==> flow/design.v <==
`timescale 1ns/1ps
module mbist_addrgen #(
    parameter ADDR_WIDTH = 8
)(
    input  wire                     clk,
    input  wire                     reset_n,
    input  wire                     start_elem,    
    input  wire                     dir_up,         
    input  wire                     addr_step,     
    output reg  [ADDR_WIDTH-1:0]    addr,
    output reg                      sweep_done
);
always @(posedge clk or negedge reset_n) begin
    if (!reset_n) begin
        addr <= {ADDR_WIDTH{1'b0}};
        sweep_done <= 1'b0;
    end
    else if (start_elem) begin
        sweep_done <= 1'b0;
        addr <= dir_up ? {ADDR_WIDTH{1'b0}} : {ADDR_WIDTH{1'b1}};
    end
    else if (addr_step) begin
        if (dir_up) begin
            if (addr == {ADDR_WIDTH{1'b1}})
                sweep_done <= 1'b1;
            else
                addr <= addr + 1'b1;
        end else begin
            if (addr == {ADDR_WIDTH{1'b0}})
                sweep_done <= 1'b1;
            else
                addr <= addr - 1'b1;
        end
    end
end
endmodule
`timescale 1ns/1ps
module mbist_controller #(
    parameter ADDR_WIDTH   = 8,
    parameter DATA_WIDTH   = 32,
    parameter READ_LATENCY = 1
)(
    input  wire                       clk,
    input  wire                       reset_n,
    input  wire                       start,
    output reg                        mem_cs,
    output reg                        mem_we,
    output reg                        mem_re,
    output reg  [ADDR_WIDTH-1:0]      mem_addr,
    output reg  [DATA_WIDTH-1:0]      mem_wdata,
    input  wire [DATA_WIDTH-1:0]      mem_rdata,
    output wire                        test_done,
    output wire                        fail_flag,
    output wire  [ADDR_WIDTH-1:0]      fail_addr,
    output wire [1:0]                 dbg_op,
    output wire                       dbg_exp_bit,
    output wire [1:0]                 dbg_element,
    output wire [3:0]                 dbg_micro_idx
);
    reg [3:0]  element;     
    reg [3:0]  micro_idx;   
    reg [3:0]  wait_cnt;
    reg        start_elem;
    reg        dir_up;
    reg        addr_step;   
    reg [1:0]  latched_op;
    reg        latched_exp_bit;
    reg [ADDR_WIDTH-1:0] latched_addr;
    wire [1:0] op;
    wire       wr_bit;
    wire       exp_bit;
    wire       last;
    reg                      fail_flag_r;
    reg [ADDR_WIDTH-1:0]     fail_addr_r;
    reg                      test_done_r;
    assign fail_flag = fail_flag_r;
    assign fail_addr = fail_addr_r;
    assign test_done = test_done_r;
    mbist_microcode u_mcode (
        .index   (micro_idx),
        .element (element),
        .op      (op),
        .wr_bit  (wr_bit),
        .exp_bit (exp_bit),
        .last    (last)
    );
    wire [ADDR_WIDTH-1:0] addr_out;
    wire sweep_done;
    mbist_addrgen #(.ADDR_WIDTH(ADDR_WIDTH)) u_addrgen (
        .clk        (clk),
        .reset_n    (reset_n),
        .start_elem (start_elem),
        .dir_up     (dir_up),
        .addr_step  (addr_step),
        .addr       (addr_out),
        .sweep_done (sweep_done)
    );
    assign dbg_op        = op;
    assign dbg_exp_bit   = exp_bit;
    assign dbg_element   = element;
    assign dbg_micro_idx = micro_idx;
    localparam ST_IDLE  = 3'd0;
    localparam ST_ELEM  = 3'd1;
    localparam ST_MICRO = 3'd2;
    localparam ST_WAIT  = 3'd3;
    localparam ST_CHECK = 3'd4;
    localparam ST_DONE  = 3'd5;
    reg [2:0] state, next_state;
    always @(posedge clk or negedge reset_n) begin
        if (!reset_n)
            state <= ST_IDLE;
        else
            state <= next_state;
    end
     always @(*) begin
        next_state = state;
        case(state)
            ST_IDLE:
                if (start) next_state = ST_ELEM;
            ST_ELEM:
                next_state = ST_MICRO;
            ST_MICRO:
                if (op == 2'b01) next_state = ST_WAIT;  
                else             next_state = ST_CHECK; 
            ST_WAIT:
                if (wait_cnt == READ_LATENCY) next_state = ST_CHECK;
            ST_CHECK: begin
                if (last) begin
                    if (sweep_done)
                        next_state = (element == 4) ? ST_DONE : ST_ELEM;
                    else
                        next_state = ST_MICRO;
                end else
                    next_state = ST_MICRO;
            end
            ST_DONE:
                next_state = ST_DONE;
            default: ;
        endcase
    end
    always @(posedge clk or negedge reset_n) begin
        if (!reset_n) begin
            element    <= 0;
            micro_idx  <= 0;
            fail_flag_r  <= 0;
            test_done_r  <= 0;
            start_elem <= 0;
            dir_up     <= 1;
            addr_step  <= 0;
            wait_cnt   <= 0;
            mem_cs     <= 0;
            mem_we     <= 0;
            mem_re     <= 0;
            latched_op <= 2'b00;
            latched_exp_bit <= 1'b0;
            latched_addr <= {ADDR_WIDTH{1'b0}};
            fail_addr_r <= {ADDR_WIDTH{1'b0}};
        end else begin
            addr_step <= 0;
            mem_cs    <= 0;
            mem_we    <= 0;
            mem_re    <= 0;
            case(state)
            ST_IDLE: begin
                test_done_r  <= 0;
                fail_flag_r  <= 0;
                element    <= 0;
            end
            ST_ELEM: begin
                micro_idx  <= 0;
                start_elem <= 1;
                dir_up     <= (element != 2);
                latched_op <= 2'b00;
                latched_exp_bit <= 1'b0;
            end
            ST_MICRO: begin
                start_elem <= 0;
                mem_cs     <= 1;
                mem_addr   <= addr_out;
                if (op == 2'b01) begin
                    latched_op <= op;
                    latched_exp_bit <= exp_bit;
                    latched_addr <= addr_out;
                    mem_re <= 1;
                    wait_cnt <= 0;
                end
                else if (op == 2'b10) begin 
                    mem_we    <= 1;
                    mem_wdata <= wr_bit ? { {DATA_WIDTH-1{1'b0}},1'b1 } : { DATA_WIDTH{1'b0} };
                end
            end
            ST_WAIT: begin
                wait_cnt <= wait_cnt + 1;
            end
            ST_CHECK: begin
                if ((latched_op == 2'b01) && !fail_flag_r) begin
                    if (mem_rdata[0] != latched_exp_bit) begin
                        fail_flag_r <= 1;
                        fail_addr_r <= latched_addr;
                    end
                end
                if (last) begin
                    micro_idx <= 0;
                    if (!sweep_done)
                        addr_step <= 1;
                    if (sweep_done)
                        element <= element + 1;
                    latched_op <= 2'b00;
                    latched_exp_bit <= 1'b0;
                end else begin
                    micro_idx <= micro_idx + 1'b1;
                end
            end
            ST_DONE: begin
                test_done_r <= 1;
            end
            endcase
        end
    end
endmodule
`timescale 1ns/1ps
module mbist_microcode (
    input  wire [3:0] index,      
    input  wire [3:0] element,    
    output reg  [1:0] op,         
    output reg        wr_bit,     
    output reg        exp_bit,    
    output reg        last        
);
always @(*) begin  
    op      = 2'b00;
    wr_bit = 1'b0;
    exp_bit = 1'b0;
    last    = 1'b0;
    case (element)
    3'd0: begin
        case (index)
            4'd0: begin
                op   = 2'b10;    
                wr_bit = 1'b0;   
                last = 1'b1;
            end
            default: ;
        endcase
    end
    3'd1: begin
        case (index)
            4'd0: begin
                op = 2'b01;       
                exp_bit = 1'b0;
            end
            4'd1: begin
                op = 2'b10;       
                wr_bit = 1'b1;
                last = 1'b1;
            end
            default: ;
        endcase
    end
    3'd2: begin
        case (index)
            4'd0: begin
                op = 2'b01;       
                exp_bit = 1'b1;
            end
            4'd1: begin
                op = 2'b10;       
                wr_bit = 1'b0;
                last = 1'b1;
            end
            default: ;
        endcase
    end
    3'd3: begin
        case (index)
            4'd0: begin
                op = 2'b01;       
                exp_bit = 1'b0;
            end
            4'd1: begin
                op = 2'b10;       
                wr_bit = 1'b1;
            end
            4'd2: begin
                op = 2'b01;       
                exp_bit = 1'b1;
                last = 1'b1;
            end
            default: ;
        endcase
    end
    3'd4: begin
        case (index)
            4'd0: begin
                op = 2'b01;       
                exp_bit = 1'b1;
            end
            4'd1: begin
                op = 2'b10;       
                wr_bit = 1'b0;
            end
            4'd2: begin
                op = 2'b01;      
                exp_bit = 1'b0;
                last = 1'b1;
            end
            default: ;
        endcase
    end
    default: begin
        op = 2'b00;
    end
    endcase
end
endmodule
Tool chain data of mbist_controller
What the tools print for mbist_controller, step after step.
Line numbers count from 1 in the design file above.
Operators carry their Yosys type and port widths (W data, S select, Z words).
Cell names lack the library's common part.
{"block": "inputs", "design": "mbist_controller", "clock_port": "clk", "library": "sky130hd", "pvt_corner": "tt_025C_1v80"}

After elaboration
Source: Yosys, flattened and elaborated, memories not mapped. Widths are those after wreduce. Registers that Yosys merges into a memory's read port (data or address) are not register bits. Print and check cells do not count. Equal cells are merged and count once.
{"block": "word_totals", "regBits": 91, "in_bits": 35, "out_inout_bits": 62, "word_cells": 141}
{"block": "classes", "addsub": 5, "eq_ne": 28, "n_mux": 56, "bitwise": 1, "reduce_logical": 31}
{"block": "ops", "operator": "$mux W8", "count": 6}
{"block": "ops", "operator": "$pmux W4 S2", "count": 3}
{"block": "ops", "operator": "$mux W1", "count": 23}
{"block": "ops", "operator": "$reduce_and A3 Y1", "count": 7}
{"block": "ops", "operator": "$pmux W3 S6", "count": 1}
{"block": "ops", "operator": "$mux W3", "count": 6}
{"block": "ops", "operator": "$mux W4", "count": 4}
{"block": "ops", "operator": "$reduce_bool A2 Y1", "count": 6}
{"block": "ops", "operator": "$add A4 B1 Y4 const B", "count": 3}
{"block": "ops", "operator": "$eq A4 B1 Y1 const B", "count": 3}
{"block": "ops", "operator": "$eq A4 B2 Y1 const B", "count": 3}
{"block": "ops", "operator": "$pmux W2 S3", "count": 2}
{"block": "ops", "operator": "$ne A2 B2 Y1 const B", "count": 5}
{"block": "ops", "operator": "$reduce_or A2 Y1", "count": 5}
{"block": "ops", "operator": "$logic_not A4 Y1", "count": 2}
{"block": "ops", "operator": "$add A8 B1 Y8 const B", "count": 1}
{"block": "ops", "operator": "$sub A8 B1 Y8 const B", "count": 1}
{"block": "ops", "operator": "$eq A8 B8 Y1 const B", "count": 1}
{"block": "ops", "operator": "$logic_not A8 Y1", "count": 1}
{"block": "ops", "operator": "$pmux W2 S2", "count": 2}
{"block": "ops", "operator": "$pmux W1 S2", "count": 4}
{"block": "ops", "operator": "$reduce_and A2 Y1", "count": 3}
{"block": "ops", "operator": "$eq A3 B2 Y1 const B", "count": 2}
{"block": "ops", "operator": "$eq A3 B3 Y1 const B", "count": 2}
{"block": "ops", "operator": "$ne A3 B3 Y1 const B", "count": 2}
{"block": "ops", "operator": "$reduce_bool A3 Y1", "count": 2}
{"block": "ops", "operator": "$reduce_bool A6 Y1", "count": 1}
{"block": "ops", "operator": "$pmux W1 S3", "count": 2}
Not listed: further kinds 14, cells in them 18.

Depth
Depth = most cells in a row (Yosys ltp): at word level without a register or memory, in the mapped netlist without a sequential cell, where the memories' decode and read muxes count.
{"block": "logic_depth", "depth_word": 8, "ABC_AREA": 0, "depth_mapped": 9, "mapped_depth_nobuf": 8}

After synthesis
The flow's flattened synthesis, as Yosys stat reports it; memories are mapped. The netlist is that of the ABC_AREA named above (0 if unset); the other value can give another one.
Totals and module areas in this step are rounded.
{"block": "by_type", "cell_type": "dfrtp_1", "count": 52, "type_area_um2": 1.3E+03}
{"block": "by_type", "cell_type": "edfxtp_1", "count": 9, "type_area_um2": 270.259}
{"block": "by_type", "cell_type": "buf_4", "count": 35, "type_area_um2": 262.752}
{"block": "by_type", "cell_type": "ha_1", "count": 16, "type_area_um2": 200.192}
{"block": "by_type", "cell_type": "mux2_2", "count": 12, "type_area_um2": 135.13}
{"block": "by_type", "cell_type": "nand2_1", "count": 27, "type_area_um2": 101.347}
{"block": "by_type", "cell_type": "o21ai_0", "count": 16, "type_area_um2": 80.077}
{"block": "by_type", "cell_type": "nor2_1", "count": 18, "type_area_um2": 67.565}
{"block": "by_type", "cell_type": "inv_1", "count": 16, "type_area_um2": 60.058}
{"block": "by_type", "cell_type": "a21oi_1", "count": 11, "type_area_um2": 55.053}
{"block": "by_type", "cell_type": "dfstp_2", "count": 2, "type_area_um2": 52.55}
{"block": "by_type", "cell_type": "a21o_1", "count": 6, "type_area_um2": 45.043}
{"block": "by_type", "cell_type": "buf_6", "count": 4, "type_area_um2": 45.043}
{"block": "by_type", "cell_type": "nand3_1", "count": 9, "type_area_um2": 45.043}
{"block": "by_type", "cell_type": "o21a_1", "count": 6, "type_area_um2": 45.043}
{"block": "by_type", "cell_type": "a31oi_1", "count": 6, "type_area_um2": 37.536}
{"block": "by_type", "cell_type": "xor2_1", "count": 4, "type_area_um2": 35.034}
{"block": "by_type", "cell_type": "nand4_1", "count": 5, "type_area_um2": 31.28}
Other cell types: 45; their cells: 73.
{"block": "mapped", "mapped_cells": 327, "area_um2": 3510, "seqArea_um2": 1620, "ffs": 63, "n_buf": 42}
By module: a second synthesis without flattening, with its own total; a netlist apart from the flattened one above.
{"block": "unflattened", "hier_cells": 320, "hier_area_um2": 3430}
Each row is one instance without its submodules.
{"block": "modules", "module": "mbist_controller", "n_inst": 1, "cells": 206, "area_um2": 2470, "mod_seq_area_um2": 1400}
{"block": "modules", "module": "mbist_addrgen #(ADDR_WIDTH=8)", "n_inst": 1, "cells": 85, "area_um2": 741, "mod_seq_area_um2": 225}
{"block": "modules", "module": "mbist_microcode", "n_inst": 1, "cells": 29, "area_um2": 213, "mod_seq_area_um2": 0.0}

Worst setup path after synthesis
OpenSTA on the mapped netlist: ideal clock, no wires. The path of least setup slack (recovery checks aside). Input and output delay are each 20% of the period. Register names are those of the netlist, which keeps one name where synthesis merged equal registers.
{"block": "synth_timing", "path_type": "register to output", "from": "reg micro_idx[0]", "to": "out dbg_op[1]", "period_ns": 2.82, "output_delay_ns": 0.564, "launch_ns": 0.000, "arrival_ns": 1.545, "t_required_ns": 2.256, "slack_ns": 0.711, "path_delay_ns": 1.545, "driving_pins": 7, "path_buffers": 0, "synth_period_reached_ns": 2.109}
"path_delay_ns" = arrival - input delay + setup time.
A path that ends at an output port has no setup time.
"driving_pins" counts driving pins, that of a launching flip-flop among them; a cell with two outputs on the path counts twice.
"synth_period_reached_ns" = period - worst setup slack (recovery checks aside). The figure is calculated, with input and output delays left at 20% of the set period.
The rows between start and end are the longest chain of elaborated cells between them; the timing report does not say that the signal goes this way. Where chains are equally long, one stands for them.
Each line given opens the expression or statement behind the cell; cells for indexed reads and writes are added by Yosys, which also makes memories of some case tables.
At most two assigning lines are given for a register; there are more.
{"block": "synth_between", "cell_sequence": "dfrtp_1 -> inv_1 -> ha_1 -> nor3b_4 -> nand3_2 -> a21boi_0 -> inv_1", "elab_chain_cells": 4, "cells_between": 8, "classes_between": "eq/ne (2); mux (4); reduce/logical (2)"}
{"block": "synth_rtl", "item": "from (decl)", "line_no": 61, "rtl": "reg [3:0]  micro_idx;"}
{"block": "synth_rtl", "item": "from (assign)", "line_no": 144, "rtl": "micro_idx  <= 0;"}
{"block": "synth_rtl", "item": "from (assign)", "line_no": 211, "rtl": "micro_idx <= micro_idx + 1'b1;"}
{"block": "synth_rtl", "item": "$eq A4 B2 Y1", "line_no": 293, "rtl": "case (index)"}
{"block": "synth_rtl", "item": "$reduce_or A2 Y1"}
{"block": "synth_rtl", "item": "$pmux W2 S2", "line_no": 293}
{"block": "synth_rtl", "item": "$pmux W2 S3", "line_no": 235, "rtl": "case (element)"}
{"block": "synth_rtl", "item": "to (decl)", "line_no": 55, "rtl": "output wire [1:0]                 dbg_op,"}

Path in the finished layout
Path of least setup slack in the final report of job 2 (OpenROAD, finished layout, wires in). Where an end is a register, its clock arrival counts in the times.
{"block": "layout_timing", "path_type": "register to output", "from": "reg element[1]", "to": "out dbg_op[1]", "period_ns": 1.63, "output_delay_ns": 0.33, "launch_ns": 0.33, "arrival_ns": 1.79, "t_required_ns": 1.30, "slack_ns": -0.49, "driving_pins": 8, "path_buffers": 2}
The rows between start and end are the longest chain of elaborated cells between them; the timing report does not say that the signal goes this way. Where chains are equally long, one stands for them.
At most two assigning lines are given for a register; there are more.
{"block": "layout_between", "cell_sequence": "dfrtp_2 -> buf_6 -> ha_4 -> nor4_4 -> nor3_2 -> a21boi_2 -> inv_2 -> buf_6", "elab_chain_cells": 3, "cells_between": 8, "classes_between": "eq/ne (4); mux (1); reduce/logical (3)"}
{"block": "layout_rtl", "item": "from (decl)", "line_no": 60, "rtl": "reg [3:0]  element;"}
{"block": "layout_rtl", "item": "from (assign)", "line_no": 143, "rtl": "element    <= 0;"}
{"block": "layout_rtl", "item": "from (assign)", "line_no": 207, "rtl": "element <= element + 1;"}
{"block": "layout_rtl", "item": "$eq A4 B3 Y1", "line_no": 235, "rtl": "case (element)"}
{"block": "layout_rtl", "item": "$reduce_or A2 Y1"}
{"block": "layout_rtl", "item": "$pmux W2 S3", "line_no": 235}
{"block": "layout_rtl", "item": "to (decl)", "line_no": 55, "rtl": "output wire [1:0]                 dbg_op,"}

Memo
Re: implementation data of mbist_controller

mbist_controller through Yosys and OpenROAD on sky130hd: 2 stored runs, unordered, with their settings and measured results. The constraints put input and output delay at 20% of the set period each and load the outputs with 0.01 pF.
"clock_period_reached_ns" = clock period - worst setup slack. The figure is calculated, with input and output delays left at 20% of the set period.
"worst_path_allowed_less_slack_ns" = time allowed to the worst setup path (clock period - input delay - output delay, where it has them) - its slack; a late launch clock adds to it, a late capture clock takes from it.
"totalPower_uw" is the tool's figure for a default switching activity; nothing was simulated.
The results are shown rounded.

{"run": "job 1", "settings": { "period_ns": 1.3, "CORE_UTILIZATION": 69, "PLACE_DENSITY_LB_ADDON": 0.11, "HOLD_SLACK_MARGIN": 0.11, "CELL_PAD_IN_SITES_DETAIL_PLACEMENT": 1, "ABC_AREA": 0, "SLEW_MARGIN": 5, "MAX_ROUTING_LAYER": "met5", "CAP_MARGIN": 20, "CORE_MARGIN": 2 }, "outcome": "stopped before the end: placement reported DPL-0033"}
{"run": "job 2", "settings": { "period_ns": 1.63, "CORE_UTILIZATION": 16, "PLACE_DENSITY": 0.65, "HOLD_SLACK_MARGIN": 0.11, "TNS_END_PERCENT": 85, "ABC_AREA": 0, "CTS_CLUSTER_DIAMETER": 260, "MAX_ROUTING_LAYER": "met5", "CAP_MARGIN": 20, "CORE_MARGIN": 2, "SLEW_MARGIN": 20 }, "results": { "yosys.chip_area_um2": 3510, "final_die_area_um2": 23100, "layout_stdcell_area_um2": 5430, "finalUtil_frac": 0.25, "ws_setup_ns": -0.485, "fin_tns_ns": -10.3, "totalPower_uw": 10700, "clock_period_reached_ns": 2.115, "worst_path_allowed_less_slack_ns": 1.79, "path_kind": "register to output" }}
